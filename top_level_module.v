==> flow/design.v <==
module Multiplexer(input [2:0] select,
                    input [2:0] phase0,
                    input [2:0] phase1,
                    input [2:0] phase2,
                    input [2:0] phase3,
                    input [2:0] phase4,
                    input [2:0] phase5,
                    input [2:0] phase6,
                    input [2:0] phase7,
                    output reg [2:0] mux_out);
    always@(*)
    begin
    case(select)
        3'b000: mux_out = phase0;
        3'b001: mux_out = phase1;
        3'b010: mux_out = phase2;
        3'b011: mux_out = phase3;
        3'b100: mux_out = phase4;
        3'b101: mux_out = phase5;
        3'b110: mux_out = phase6;
        3'b111: mux_out = phase7;
        default: mux_out = 3'b000;
    endcase
    end
endmodule
module dds(
    input wire clk,            
    input wire rst,            
    input wire [2:0] phase_offset,  
    output reg [7:0] sine_out,
	 output reg [7:0] sine_out_2
);
    reg [7:0] sine_lut [255:0];    
    reg [31:0] phase_acc;          
	 reg [31:0] phase_acc_non_mod;
    parameter freq_control = 32'd42949673;  
    initial begin
        sine_lut[0]   = 8'd128; sine_lut[1]   = 8'd131; sine_lut[2]   = 8'd134; sine_lut[3]   = 8'd137;
        sine_lut[4]   = 8'd140; sine_lut[5]   = 8'd144; sine_lut[6]   = 8'd147; sine_lut[7]   = 8'd150;
        sine_lut[8]   = 8'd153; sine_lut[9]   = 8'd156; sine_lut[10]  = 8'd159; sine_lut[11]  = 8'd162;
        sine_lut[12]  = 8'd165; sine_lut[13]  = 8'd168; sine_lut[14]  = 8'd171; sine_lut[15]  = 8'd174;
        sine_lut[16]  = 8'd177; sine_lut[17]  = 8'd179; sine_lut[18]  = 8'd182; sine_lut[19]  = 8'd185;
        sine_lut[20]  = 8'd188; sine_lut[21]  = 8'd191; sine_lut[22]  = 8'd193; sine_lut[23]  = 8'd196;
        sine_lut[24]  = 8'd199; sine_lut[25]  = 8'd201; sine_lut[26]  = 8'd204; sine_lut[27]  = 8'd206;
        sine_lut[28]  = 8'd209; sine_lut[29]  = 8'd211; sine_lut[30]  = 8'd213; sine_lut[31]  = 8'd216;
        sine_lut[32]  = 8'd218; sine_lut[33]  = 8'd220; sine_lut[34]  = 8'd222; sine_lut[35]  = 8'd224;
        sine_lut[36]  = 8'd226; sine_lut[37]  = 8'd228; sine_lut[38]  = 8'd230; sine_lut[39]  = 8'd232;
        sine_lut[40]  = 8'd234; sine_lut[41]  = 8'd235; sine_lut[42]  = 8'd237; sine_lut[43]  = 8'd239;
        sine_lut[44]  = 8'd240; sine_lut[45]  = 8'd241; sine_lut[46]  = 8'd243; sine_lut[47]  = 8'd244;
        sine_lut[48]  = 8'd245; sine_lut[49]  = 8'd246; sine_lut[50]  = 8'd248; sine_lut[51]  = 8'd249;
        sine_lut[52]  = 8'd250; sine_lut[53]  = 8'd250; sine_lut[54]  = 8'd251; sine_lut[55]  = 8'd252;
        sine_lut[56]  = 8'd253; sine_lut[57]  = 8'd253; sine_lut[58]  = 8'd254; sine_lut[59]  = 8'd254;
        sine_lut[60]  = 8'd254; sine_lut[61]  = 8'd255; sine_lut[62]  = 8'd255; sine_lut[63]  = 8'd255;
        sine_lut[64]  = 8'd255; sine_lut[65]  = 8'd255; sine_lut[66]  = 8'd255; sine_lut[67]  = 8'd255;
        sine_lut[68]  = 8'd254; sine_lut[69]  = 8'd254; sine_lut[70]  = 8'd254; sine_lut[71]  = 8'd253;
        sine_lut[72]  = 8'd253; sine_lut[73]  = 8'd252; sine_lut[74]  = 8'd251; sine_lut[75]  = 8'd250;
        sine_lut[76]  = 8'd250; sine_lut[77]  = 8'd249; sine_lut[78]  = 8'd248; sine_lut[79]  = 8'd246;
        sine_lut[80]  = 8'd245; sine_lut[81]  = 8'd244; sine_lut[82]  = 8'd243; sine_lut[83]  = 8'd241;
        sine_lut[84]  = 8'd240; sine_lut[85]  = 8'd239; sine_lut[86]  = 8'd237; sine_lut[87]  = 8'd235;
        sine_lut[88]  = 8'd234; sine_lut[89]  = 8'd232; sine_lut[90]  = 8'd230; sine_lut[91]  = 8'd228;
        sine_lut[92]  = 8'd226; sine_lut[93]  = 8'd224; sine_lut[94]  = 8'd222; sine_lut[95]  = 8'd220;
        sine_lut[96]  = 8'd218; sine_lut[97]  = 8'd216; sine_lut[98]  = 8'd213; sine_lut[99]  = 8'd211;
        sine_lut[100] = 8'd209; sine_lut[101] = 8'd206; sine_lut[102] = 8'd204; sine_lut[103] = 8'd201;
        sine_lut[104] = 8'd199; sine_lut[105] = 8'd196; sine_lut[106] = 8'd193; sine_lut[107] = 8'd191;
        sine_lut[108] = 8'd188; sine_lut[109] = 8'd185; sine_lut[110] = 8'd182; sine_lut[111] = 8'd179;
        sine_lut[112] = 8'd177; sine_lut[113] = 8'd174; sine_lut[114] = 8'd171; sine_lut[115] = 8'd168;
        sine_lut[116] = 8'd165; sine_lut[117] = 8'd162; sine_lut[118] = 8'd159; sine_lut[119] = 8'd156;
        sine_lut[120] = 8'd153; sine_lut[121] = 8'd150; sine_lut[122] = 8'd147; sine_lut[123] = 8'd144;
        sine_lut[124] = 8'd140; sine_lut[125] = 8'd137; sine_lut[126] = 8'd134; sine_lut[127] = 8'd131;
        sine_lut[128] = 8'd128; sine_lut[129] = 8'd125; sine_lut[130] = 8'd122; sine_lut[131] = 8'd119;
        sine_lut[132] = 8'd116; sine_lut[133] = 8'd112; sine_lut[134] = 8'd109; sine_lut[135] = 8'd106;
        sine_lut[136] = 8'd103; sine_lut[137] = 8'd100; sine_lut[138] = 8'd97;  sine_lut[139] = 8'd94;
        sine_lut[140] = 8'd91;  sine_lut[141] = 8'd88;  sine_lut[142] = 8'd85;  sine_lut[143] = 8'd82;
        sine_lut[144] = 8'd79;  sine_lut[145] = 8'd77;  sine_lut[146] = 8'd74;  sine_lut[147] = 8'd71;
        sine_lut[148] = 8'd68;  sine_lut[149] = 8'd65;  sine_lut[150] = 8'd63;  sine_lut[151] = 8'd60;
        sine_lut[152] = 8'd57;  sine_lut[153] = 8'd55;  sine_lut[154] = 8'd52;  sine_lut[155] = 8'd50;
        sine_lut[156] = 8'd47;  sine_lut[157] = 8'd45;  sine_lut[158] = 8'd43;  sine_lut[159] = 8'd40;
        sine_lut[160] = 8'd38;  sine_lut[161] = 8'd36;  sine_lut[162] = 8'd34;  sine_lut[163] = 8'd32;
        sine_lut[164] = 8'd30;  sine_lut[165] = 8'd28;  sine_lut[166] = 8'd26;  sine_lut[167] = 8'd24;
        sine_lut[168] = 8'd22;  sine_lut[169] = 8'd21;  sine_lut[170] = 8'd19;  sine_lut[171] = 8'd17;
        sine_lut[172] = 8'd16;  sine_lut[173] = 8'd15;  sine_lut[174] = 8'd13;  sine_lut[175] = 8'd12;
        sine_lut[176] = 8'd11;  sine_lut[177] = 8'd10;  sine_lut[178] = 8'd8;   sine_lut[179] = 8'd7;
        sine_lut[180] = 8'd6;   sine_lut[181] = 8'd6;   sine_lut[182] = 8'd5;   sine_lut[183] = 8'd4;
        sine_lut[184] = 8'd3;   sine_lut[185] = 8'd3;   sine_lut[186] = 8'd2;   sine_lut[187] = 8'd2;
        sine_lut[188] = 8'd2;   sine_lut[189] = 8'd1;   sine_lut[190] = 8'd1;   sine_lut[191] = 8'd1;
        sine_lut[192] = 8'd1;   sine_lut[193] = 8'd1;   sine_lut[194] = 8'd1;   sine_lut[195] = 8'd1;
        sine_lut[196] = 8'd2;   sine_lut[197] = 8'd2;   sine_lut[198] = 8'd2;   sine_lut[199] = 8'd3;
        sine_lut[200] = 8'd3;   sine_lut[201] = 8'd4;   sine_lut[202] = 8'd5;   sine_lut[203] = 8'd6;
        sine_lut[204] = 8'd6;   sine_lut[205] = 8'd7;   sine_lut[206] = 8'd8;   sine_lut[207] = 8'd10;
        sine_lut[208] = 8'd11;  sine_lut[209] = 8'd12;  sine_lut[210] = 8'd13;  sine_lut[211] = 8'd15;
        sine_lut[212] = 8'd16;  sine_lut[213] = 8'd17;  sine_lut[214] = 8'd19;  sine_lut[215] = 8'd21;
        sine_lut[216] = 8'd22;  sine_lut[217] = 8'd24;  sine_lut[218] = 8'd26;  sine_lut[219] = 8'd28;
        sine_lut[220] = 8'd30;  sine_lut[221] = 8'd32;  sine_lut[222] = 8'd34;  sine_lut[223] = 8'd36;
        sine_lut[224] = 8'd38;  sine_lut[225] = 8'd40;  sine_lut[226] = 8'd43;  sine_lut[227] = 8'd45;
        sine_lut[228] = 8'd47;  sine_lut[229] = 8'd50;  sine_lut[230] = 8'd52;  sine_lut[231] = 8'd55;
        sine_lut[232] = 8'd57;  sine_lut[233] = 8'd60;  sine_lut[234] = 8'd63;  sine_lut[235] = 8'd65;
        sine_lut[236] = 8'd68;  sine_lut[237] = 8'd71;  sine_lut[238] = 8'd74;  sine_lut[239] = 8'd77;
        sine_lut[240] = 8'd79;  sine_lut[241] = 8'd82;  sine_lut[242] = 8'd85;  sine_lut[243] = 8'd88;
        sine_lut[244] = 8'd91;  sine_lut[245] = 8'd94;  sine_lut[246] = 8'd97;  sine_lut[247] = 8'd100;
        sine_lut[248] = 8'd103; sine_lut[249] = 8'd106; sine_lut[250] = 8'd109; sine_lut[251] = 8'd112;
        sine_lut[252] = 8'd116; sine_lut[253] = 8'd119; sine_lut[254] = 8'd122; sine_lut[255] = 8'd125;
end
    always @(posedge clk or posedge rst) begin
        if (rst) begin 
            phase_acc <= 32'd0;
				phase_acc_non_mod <= 32'd0; 
				end
        else  begin
            phase_acc <= phase_acc + freq_control + {phase_offset, 29'd0};  
				phase_acc_non_mod <= phase_acc_non_mod + freq_control;  
    end 
	 end
    always @(posedge clk) begin
        sine_out <= sine_lut[phase_acc[31:24]];
		  sine_out_2 <= sine_lut[phase_acc_non_mod[31:24]];
    end
endmodule
module top_level_module(input clk,rst,
                        input [2:0] select,
                        output [7:0] QPSK_wave,
								output [7:0] sine_out_2
);    
    wire [2:0] mux_out;
    wire [2:0] phase0,phase1,phase2,phase3,phase4,phase5,phase6,phase7;
    assign phase0 = 3'b000;  
    assign phase1 = 3'b001;  
    assign phase2 = 3'b010;  
    assign phase3 = 3'b011;  
    assign phase4 = 3'b100;  
    assign phase5 = 3'b101;  
    assign phase6 = 3'b110;  
    assign phase7 = 3'b111;  
    Multiplexer Multiplexer_inst(
        .select(select),
        .phase0(phase0),
        .phase2(phase1),
        .phase3(phase2),
        .phase1(phase3),
        .phase4(phase4),
        .phase5(phase5),
        .phase6(phase6),
        .phase7(phase7),
        .mux_out(mux_out)
    );
    dds dds_inst(
        .clk(clk),
        .rst(rst),
        .phase_offset(mux_out),
        .sine_out(QPSK_wave),
		  .sine_out_2(sine_out_2)
    );
endmodule  
-- Reports on top_level_module
Tool output for the design above, in the order of the flow.
Lines are those of the file above, counted from 1.
Cell names lack the library's common part.
The mark - stands for no value.
- design top: top_level_module
- clock input: clk
- cell library: sky130hd
- library corner: tt_025C_1v80

-- After elaboration
Source: Yosys, flattened and elaborated, memories not mapped. Widths are those after wreduce; folded enables and synchronous resets count as part of the registers. Registers that Yosys merges into a memory's read port (data or address) are not register bits. Print and check cells do not count. Equal cells are merged and count once.
Yosys's memory passes give these memory sizes; they may raise the number of words (mostly to a power of two), join words into wider ones and drop unused or constant bits.
- ROM bits at 2048
- memory cells at 1
- word-level cells at 15
- bits of input ports at 5
- word width x clocked read ports: 16
- register bits at 64
- reduce/logical cells: 1
- noted muxes and demuxes: 1
- equality and inequality tests at 7
- noted add/sub/neg operators: 3
- memory list (name ; words ; bits a word ; read ports ; wr ports ; line ; RTL):
    dds_inst.sine_lut ; 256 ; 8 ; 2 ; 0 ; 33 ; reg [7:0] sine_lut [255:0];
- operators with widths (kind ; count):
    adder 32 x 26 -> 32 bit with constant B ; 2
    adder 32 bit ; 1
    parallel mux 3 bit (select 8 bit) ; 1
    equality test 3 bit with constant B ; 4
    equality test 3 x 2 -> 1 bit with constant B ; 2
    equality test 3 x 1 -> 1 bit with constant B ; 1
    zero test 3 bit ; 1

-- Longest topological paths
Yosys ltp: most cells in a row. Word level: on the elaborated netlist, between registers, memories and ports. Mapped: between sequential cells and ports; inverters and the memories' decode and read muxes count.
- word-level depth at 3
- ABC_AREA: 0
- depth in mapped cells at 10
- gate-level depth less buffers at 8

-- After synthesis
Yosys stat after the flow's synthesis: flattened, memories mapped to cells. It holds for the ABC_AREA given above (unset counts as 0); a run with the other value may have another netlist.
The area totals of this step are shown rounded.
- buffers at 71
- noted mapped cells: 884
- mapped flip-flops: 80
- sequential area at 1920 sq um
- mapped area at 7110 sq um
- cells by type (type ; count ; area in all (sq um)):
    dfrtp_1 ; 64 ; 1.6E+03
    ha_1 ; 32 ; 400.384
    o21ai_0 ; 67 ; 335.322
    dfxtp_1 ; 16 ; 320.307
    a21oi_1 ; 63 ; 315.302
    xnor2_1 ; 35 ; 306.544
    nor2_1 ; 75 ; 281.52
    nand2_1 ; 68 ; 255.245
    xor2_1 ; 26 ; 227.718
    mux4_2 ; 8 ; 180.173
    nand2b_1 ; 28 ; 175.168
    a211oi_1 ; 22 ; 165.158
    nor2b_1 ; 23 ; 143.888
    nor3_1 ; 28 ; 140.134
    nand3_1 ; 27 ; 135.13
    buf_2 ; 26 ; 130.125
    mux2i_1 ; 12 ; 120.115
    a31oi_1 ; 19 ; 118.864
Other cell types: 62; their cells: 245.
The figures by module come from a second, unflattened synthesis with its own total; it is not the netlist above.
- noted cell total of the unflattened synthesis: 944
- area total of the unflattened synthesis: 7350 sq um
Rows give one instance, submodules left out.
- by module (module ; times used ; area (sq um) ; cells):
    dds ; 1 ; 7110 ; 912
    Multiplexer ; 1 ; 238 ; 30
    top_level_module ; 1 ; 7.5 ; 2

-- Timing after synthesis
OpenSTA on the mapped netlist: ideal clock, no wires. The path of least setup slack (recovery checks aside). Input and output delay are each 20% of the period. Register names are those of the netlist, which keeps one name where synthesis merged equal registers.
- path type: flip-flop to flip-flop
- start: register dds_inst.phase_acc[25]
- end: register dds_inst.sine_out[0]
- driving pins on the path at 10
- noted slack: 771 ps
- data arrival time: 2447 ps
- required time: 3218 ps
- setup time: 122 ps
- buffers on the path: 1
- path delay: 2569 ps
- noted period: 3340 ps
- noted period reached after synthesis: 2569 ps
"path delay" is the arrival time less input delay plus setup time.
"driving pins on the path" counts driving pins, that of a launching flip-flop among them; a cell with two outputs on the path counts twice.
"period reached after synthesis" is the clock period less the worst setup slack; recovery checks do not enter. This is arithmetic on one report: input and output delays are still those of the set period (20% each).
- cells stage by stage: dfrtp_1 -> buf_2 -> clkinv_1 -> ha_1 -> and2b_1 -> a21oi_1 -> o211a_1 -> a2111oi_0 -> nor3_1 -> o32a_1
- ends and longest elaborated chain, after synthesis (item ; line ; RTL):
    from (decl) ; 34 ; reg [31:0] phase_acc;
    from (assign) ; 105 ; phase_acc <= 32'd0;
    from (assign) ; 109 ; phase_acc <= phase_acc + freq_control + {phase_offset, 29'd0};
    to (decl) ; 30 ; output reg [7:0] sine_out,
No chain of elaborated cells between the ends is given.

-- Worst path after layout
Path of least setup slack in the final report of record 1 (OpenROAD, finished layout, wires in). Where an end is a register, its clock arrival counts in the times.
The report prints the path's times to 10 ps; the period is as set.
- path type: flip-flop to flip-flop
- start: register dds_inst.phase_acc[26]
- end: register dds_inst.sine_out[1]
- required time: 3000 ps
- noted period: 2730 ps
- driving pins on the path at 7
- noted slack: 320 ps
- buffers on the path: 0
- setup time: 70 ps
- data arrival time: 2690 ps
- cells stage by stage: dfrtp_2 -> clkinv_1 -> ha_1 -> mux4_2 -> a221oi_2 -> a211oi_1 -> a31oi_1
- ends and longest elaborated chain, after layout (item ; line ; RTL):
    from (decl) ; 34 ; reg [31:0] phase_acc;
    from (assign) ; 105 ; phase_acc <= 32'd0;
    from (assign) ; 109 ; phase_acc <= phase_acc + freq_control + {phase_offset, 29'd0};
    to (decl) ; 30 ; output reg [7:0] sine_out,
No chain of elaborated cells between the ends is given.

Lab notebook: top_level_module

top_level_module through Yosys and OpenROAD on sky130hd: 2 stored runs, unordered, with their settings and measured results. The constraints put input and output delay at 20% of the set period each and load the outputs with 0.01 pF.
"period achieved" = clock period - worst setup slack. The figure is calculated, with input and output delays left at 20% of the set period.
"worst setup path time": the worst setup path's part of the clock period (all of it between registers, 20% less for each end at a port) less its slack. A launch clock that arrives late makes it longer, a capture clock that arrives late makes it shorter.
By "total power of the final layout" is meant OpenSTA's value without simulated activity: inputs other than the clock are taken to toggle once in ten clock periods, and the tool carries that through the logic.
"worst setup path time" is given in steps of 10 ps.
The results are shown rounded.

Record 1

==> flow/run.sh <==
#!/bin/bash
# the make line also repeats the synthesis and layout settings of config.mk as NAME=value (left out here)
make -C /OpenROAD-flow-scripts/flow DESIGN_CONFIG=/design/flow/config.mk WORK_HOME=/design/flow/orfs CLKGATE_MAP_FILE= finish
==> flow/config.mk <==
export PLATFORM = sky130hd
export DESIGN_NAME = top_level_module
export DESIGN_NICKNAME = top_level_module
export VERILOG_FILES = /design/flow/design.v
export SDC_FILE = /design/flow/constraint.sdc
export NUM_CORES = 4
export LEC_CHECK = 0
export CAP_MARGIN = 20
export CORE_MARGIN = 2
export CORE_UTILIZATION = 40
export SETUP_SLACK_MARGIN = -0.02
export SLEW_MARGIN = 20
==> flow/constraint.sdc <==
create_clock -name core_clock -period 2.73 [get_ports {clk}]
set_input_delay 0.5460 -clock core_clock [delete_from_list [all_inputs] [get_ports {clk}]]
set_output_delay 0.5460 -clock core_clock [all_outputs]
set_load 0.01 [all_outputs]

Measured in record 1:
- noted the cell area after synthesis: 7,110 sq um
- noted the die outline area: 18,900 sq um
- standard-cell area of the final layout at 7,860 sq um
- utilization after layout at 0.453
- noted the worst setup slack after layout: 316 ps
- sum of negative setup slack: 0 ps
- noted the worst hold slack in the final report: 467 ps
- total power of the final layout at 3,490 uW
- period achieved: 2,414 ps
- noted the worst setup path time: 2,410 ps
- worst setup path type: flip-flop to flip-flop

Record 2

==> flow/run.sh <==
#!/bin/bash
# the make line also repeats the synthesis and layout settings of config.mk as NAME=value (left out here)
make -C /OpenROAD-flow-scripts/flow DESIGN_CONFIG=/design/flow/config.mk WORK_HOME=/design/flow/orfs CLKGATE_MAP_FILE= finish
==> flow/config.mk <==
export PLATFORM = sky130hd
export DESIGN_NAME = top_level_module
export DESIGN_NICKNAME = top_level_module
export VERILOG_FILES = /design/flow/design.v
export SDC_FILE = /design/flow/constraint.sdc
export NUM_CORES = 4
export LEC_CHECK = 0
export ABC_AREA = 0
export CAP_MARGIN = 20
export CELL_PAD_IN_SITES_DETAIL_PLACEMENT = 2
export CORE_MARGIN = 2
export CORE_UTILIZATION = 46
export CTS_CLUSTER_SIZE = 72
export MIN_ROUTING_LAYER = met1
export PLACE_DENSITY_LB_ADDON = 0.25
export SETUP_SLACK_MARGIN = 0.28
export SLEW_MARGIN = 20
export TNS_END_PERCENT = 55
==> flow/constraint.sdc <==
create_clock -name core_clock -period 2.16 [get_ports {clk}]
set_input_delay 0.4320 -clock core_clock [delete_from_list [all_inputs] [get_ports {clk}]]
set_output_delay 0.4320 -clock core_clock [all_outputs]
set_load 0.01 [all_outputs]

Record 2: unfinished; error DPL-0033 in clock tree synthesis.
